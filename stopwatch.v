==> flow/design.v <==
`timescale 1ns / 1ps
module clock(
input clk,
input reset,
input enable,
input mode,
output [3:0] timer10ms,
output [3:0] timer100ms,
output [3:0] timer1sec,
output [3:0] timer10sec,
output [3:0] timer1min,
output [3:0] timer10min
    );
   wire timer0flag, timer1flag, timer2flag, timer3flag, timer4flag, timer5flag;  
   wire [3:0] hold10ms;
   wire [3:0] hold100ms;
   wire [3:0] hold1s;
   wire [3:0] hold10s;
   wire [3:0] hold1m;
   wire [3:0] hold10m;
   modninecount c0(clk, reset, enable, hold10ms, timer0flag);  
   modninecount c1(clk, reset, timer0flag, hold100ms, timer1flag);  
   modninecount c2(clk, reset, (timer0flag & timer1flag), hold1s, timer2flag);  
   modfivecount c3(clk, reset, (timer0flag & timer1flag & timer2flag), hold10s, timer3flag);  
   modninecount c4(clk, reset, (timer0flag & timer1flag & timer2flag & timer3flag), hold1m, timer4flag);  
   modfivecount c5(clk, reset, (timer0flag & timer1flag & timer2flag & timer3flag & timer4flag), hold10m, timer5flag);  
   modeselecter v0(hold10ms, mode, timer10ms);
   modeselecter v1(hold100ms, mode, timer100ms);
   modeselecter v2(hold1s, mode, timer1sec);
   modeselecter v3(hold10s, mode, timer10sec);
   modeselecter v4(hold1m, mode, timer1min);
   modeselecter v5(hold10m, mode, timer10min);
endmodule
`timescale 1ns / 1ps
module counter(
    input Load,
    input Count,
    input d0,
    input d1,
    input d2,
    input d3,
    input clk,
    input reset,
    output [3:0] q
    );
    wire LNC, d0L, d1L, d2L, d3L;
    wire d0in, d1in, d2in, d3in;
    wire LNCxq0, q0xq1, q1xq2, q2xq3;
    wire carry0, carry1  ;
    assign LNC = (~Load&Count);  
    dflipflop f0(d0in, clk, reset, q[0]);
    assign d0L = (d0&Load);  
    assign LNCxq0 = (LNC^(q[0]));  
    assign d0in = (d0L|LNCxq0);  
    assign carry0 = (LNC&(q[0]));  
    dflipflop f1(d1in, clk, reset, q[1]);
    assign d1L = (d1&Load);  
    assign q0xq1 = (carry0^(q[1]));  
    assign d1in = (d1L|q0xq1);  
    assign carry1 = (carry0&(q[1])); 
    dflipflop f3(d2in, clk, reset, q[2]);
    assign d2L = (d2&Load);  
    assign q1xq2 = (carry1^(q[2]));  
    assign d2in = (d2L|q1xq2);  
    assign carry2 = (carry1&(q[2])); 
    dflipflop f4(d3in, clk, reset, q[3]);
    assign d3L = (d3&Load);  
    assign q2xq3 = (carry2^(q[3]));  
    assign d3in = (d3L|q2xq3);  
endmodule
`timescale 1ns / 1ps
module dflipflop(
    input D,
    input clk,
    input reset,
    output reg q
    );
    always @(posedge clk or posedge reset)
    begin
        if (reset)
        begin
            q = 1'b0;  
        end
        else
        begin
            q=D; 
        end
    end 
endmodule
`timescale 1ns / 1ps
module modeselecter(
input [3:0] q,
input mode,
output [3:0] qout
    );
   assign qout[0] = (q[0]&mode);
   assign qout[1] = (q[1]&mode);
   assign qout[2] = (q[2]&mode);
   assign qout[3] = (q[3]&mode);
endmodule
`timescale 1ns / 1ps
module modfivecount(
    input clk,
    input reset,
    input enable,
    output [3:0] q,
    output flag
    );
    wire fiveout, unset;
    counter d0(0, enable, 0, 0, 0, 0, clk, unset, q);
    assign flag = ((q[0])&(q[2]));  
    assign fiveout = ((q[1])&(q[2]));  
    assign unset = (fiveout|reset);  
endmodule
`timescale 1ns / 1ps
module modninecount(
    input clk,
    input reset,
    input enable,
    output [3:0] q,
    output flag
    );
    wire nineout, unset;
    counter d0(0, enable, 0, 0, 0, 0, clk, unset, q);
    assign flag = ((q[3])&(q[0]));  
    assign nineout = ((q[3])&(q[1]));  
    assign unset = (nineout|reset);  
endmodule
`timescale 1ns / 1ps
module sevensegment(
input [3:0] ABCD,
output[6:0] abcdefg
    );
    wire A,B,C,D;
    assign A = ABCD[3];
    assign B = ABCD[2];
    assign C = ABCD[1];
    assign D = ABCD[0];
    assign abcdefg[0] = (C|A|(~B&~D)|B&D);
    assign abcdefg[1] = (~B|(C&D)|(~C&~D));
    assign abcdefg[2] = (~C|B|D);
    assign abcdefg[3] = ((~B&~D)|(~B&C)|(C&~D)|(B&~C&D));
    assign abcdefg[4] = ((~B&~D)|(C&~D));
    assign abcdefg[5] = (A|(B&~D)|(~C&~D)|(B&~C));
    assign abcdefg[6] = (A|(~B&C)|(B&~D)|(B&~C));
    endmodule
`timescale 1ns / 1ps
module stopwatch(
input clk,
input reset,
input enable,
input mode,
output [6:0] display10ms,
output [6:0] display100ms,
output [6:0] display1sec,
output [6:0] display10sec,
output [6:0] display1min,
output [6:0] display10min
    );
   wire [3:0] hold10ms;
   wire [3:0] hold100ms;
   wire [3:0] hold1s;
   wire [3:0] hold10s;
   wire [3:0] hold1m;
   wire [3:0] hold10m;
    clock c0(clk, reset, enable, mode, hold10ms, hold100ms, hold1s, hold10s, hold1m, hold10m);
    sevensegment o0(hold10ms, display10ms);
    sevensegment o1(hold100ms, display100ms);
    sevensegment o2(hold1s, display1sec);
    sevensegment o3(hold10s, display10sec);
    sevensegment o4(hold1m, display1min);
    sevensegment o5(hold10m, display10min);
endmodule
* Reports on stopwatch *
What the tools print for stopwatch, step after step.
Line numbers count from 1 in the design file above.
Operators: Yosys type, input widths -> output width; for muxes data width and select width s.
Cell names lack the library's common part.
The mark - stands for no value.

inputs
  top = stopwatch
  clock input = clk
  standard-cell library = sky130hd
  library corner = tt_025C_1v80

* After elaboration *
Counts by Yosys on the flattened word-level netlist (proc, flatten, opt, wreduce; memories kept). Register bits leave out memories and registers merged into their read ports (data or address); mux counts leave out enables and synchronous resets folded into registers. Print and check cells are left out. Cells with the same type and inputs are merged into one.

word-level totals
  word-level cells = 285
  input port bits = 4
  flip-flop bits (word level) = 24

operators by class
  bitwise gates (word level) = 261

operator list
  cell         count
  $and 1x1->1  111
  $or 1x1->1   108
  $xor 1x1->1  24
  $not 1->1    18

* Logic depth *
Yosys ltp: most cells in a row. Word level: on the elaborated netlist, between registers, memories and ports. Mapped: between sequential cells and ports; inverters and the memories' decode and read muxes count.

depth
  depth after elaboration = 9
  ABC_AREA = 1
  gate-level depth with buffers = 8

* Netlist *
Yosys stat after the flow's synthesis: flattened, memories mapped to cells. It holds for the ABC_AREA given above (unset counts as 0); a run with the other value may have another netlist.

mapped netlist
  area of sequential cells = 600.6 um^2
  buffer cells = 4
  standard cells after synthesis = 198
  mapped area = 1,584.0 um^2
  mapped flip-flops = 24

cells by type
  type      count  total area (um^2)
  dfrtp_1   24     600.576
  ha_1      18     225.216
  nand3_1   32     160.154
  nand2_1   42     157.651
  inv_1     24     90.086
  nand4_1   12     75.072
  o21ai_1   12     60.058
  xor2_1    6      52.55
  o211ai_1  6      45.043
  nand2_2   5      31.28
  a21oi_1   6      30.029
  buf_4     3      22.522
  inv_2     5      18.768
  nor2_2    1      6.256
  buf_2     1      5.005
  nor2_1    1      3.754

* Path before layout *
Path of least setup slack by OpenSTA after synthesis, without wires, with an ideal clock, recovery checks aside; 20% of the period is set as input and as output delay. Where synthesis merged equal registers, the netlist keeps one of their names.

path after synthesis
  path kind = input port to output port
  start point = in mode
  end point = out display1min[0]
  path slack = 1,229 ps
  driving pins on the path = 4
  data arrival time = 1,147 ps
  period = 2,970 ps
  path buffers = 2
  external output delay = 594 ps
  input delay = 594 ps
  path delay = 553 ps
  data required time = 2,376 ps
  synthesis period reached = 1,741 ps

"path delay" is the arrival time less input delay plus setup time.
A path that ends at an output port has no setup time.
"driving pins on the path": output pins that drive a net of the path, with the launching flip-flop's if there is one; two outputs of one cell count as two.
"synthesis period reached" = period - worst setup slack (recovery checks aside). The figure is calculated, with input and output delays left at 20% of the set period.
The rows between start and end are the longest chain of elaborated cells between them; the timing report does not say that the signal goes this way. Where chains are equally long, one stands for them.
Each line given opens the expression or statement behind the cell; cells for indexed reads and writes are added by Yosys, which also makes memories of some case tables.

between the ends, after synthesis
  cell sequence = buf_4 -> buf_4 -> nand2_1 -> nand4_1
  cells in the longest elaborated chain = 5
  elaborated cells between the ends (all ways) = 11

ends and longest elaborated chain, after synthesis
  element                  RTL line  text
  start: declaration       152       input mode,
  $and 1x1->1              98        assign qout[2] = (q[2]&mode);
  $not 1->1                139       assign abcdefg[0] = (C|A|(~B&~D)|B&D);
  $and 1x1->1              139
  $or 1x1->1 (2 in a row)  139
  end: declaration         157       output [6:0] display1min,

* Worst path after layout *
Path of least setup slack in the final report of run B (OpenROAD, finished layout, wires in). Where an end is a register, its clock arrival counts in the times.
The report prints the path's times to 10 ps; the period is as set.

path post-layout
  path kind = flip-flop to flip-flop
  start point = reg c0.c0.d0.f0.q
  end point = reg c0.c5.d0.f4.q
  path slack = -110 ps
  data required time = 1,650 ps
  driving pins on the path = 10
  data arrival time = 1,750 ps
  period = 1,450 ps
  path buffers = 1

The rows between start and end are the longest chain of elaborated cells between them; the timing report does not say that the signal goes this way. Where chains are equally long, one stands for them.

between the ends, post-layout
  cell sequence = dfrtp_2 -> buf_6 -> nand2_4 -> nor2_4 -> nand3_2 -> nor2_2 -> ha_2 -> ha_4 -> ha_4 -> xor2_1
  cells in the longest elaborated chain = 9
  elaborated cells between the ends (all ways) = 9

ends and longest elaborated chain, post-layout
  element                   RTL line  text
  start: declaration        76        output reg q
  start: assignment         82        q = 1'b0;
  start: assignment         86        q=D;
  $and 1x1->1               125       assign flag = ((q[3])&(q[0]));
  $and 1x1->1 (4 in a row)  26        modfivecount c5(clk, reset, (timer0flag & timer1flag & timer2flag & timer3flag & timer4flag), hold10m, timer5f ...
  $and 1x1->1               55        assign carry0 = (LNC&(q[0]));
  $and 1x1->1               60        assign carry1 = (carry0&(q[1]));
  $and 1x1->1               65        assign carry2 = (carry1&(q[2]));
  $xor 1x1->1               68        assign q2xq3 = (carry2^(q[3]));
  end: assignment           82
  end: assignment           86
  end: declaration          76

Settings and measured results of 2 stored flow runs for module stopwatch (sky130hd), not sorted in any way. The constraints put input and output delay at 20% of the set period each and load the outputs with 0.01 pF.
"period achieved" = clock period - worst setup slack. The figure is calculated, with input and output delays left at 20% of the set period.
"critical path time" means the part of the period allowed to the worst setup path (the constraints hold back 20% at inputs and 20% at outputs) less its slack; where the path has registers, the arrival times of their clocks count too.
"power consumption" is the tool's figure for a default switching activity; nothing was simulated.
"critical path time" is given in steps of 10 ps.
Settings: n/a = not set for that run.
A result given as n/a is not shown for that run.

name                                   run A  run B
period_ns                              2.31   1.45
CORE_UTILIZATION                       45     17
SETUP_SLACK_MARGIN                     0.21   n/a
PLACE_DENSITY_LB_ADDON                 0.25   n/a
CORE_MARGIN                            4      2
CELL_PAD_IN_SITES_GLOBAL_PLACEMENT     3      n/a
TNS_END_PERCENT                        10     40
ABC_AREA                               0      1
GPL_TIMING_DRIVEN                      0      1
CTS_CLUSTER_SIZE                       58     n/a
SLEW_MARGIN                            15     20
MIN_ROUTING_LAYER                      met1   met2
CAP_MARGIN                             20     20
PLACE_DENSITY                          n/a    0.51
CELL_PAD_IN_SITES_DETAIL_PLACEMENT     n/a    1
post-synthesis cell area (um^2)        n/a    1,584.0
die outline area (um^2)                n/a    10,106.3
utilization after layout (%)           n/a    33.5
setup slack of the critical path (ps)  n/a    -108
total negative slack (ps)              n/a    -1,951
power consumption (µW)                 n/a    3,571
period achieved (ps)                   n/a    1,558
critical path time (ps)                n/a    1,560
worst setup path type                  n/a    flip-flop to flip-flop

Run A: no final report: placement broke off with FLW-0024
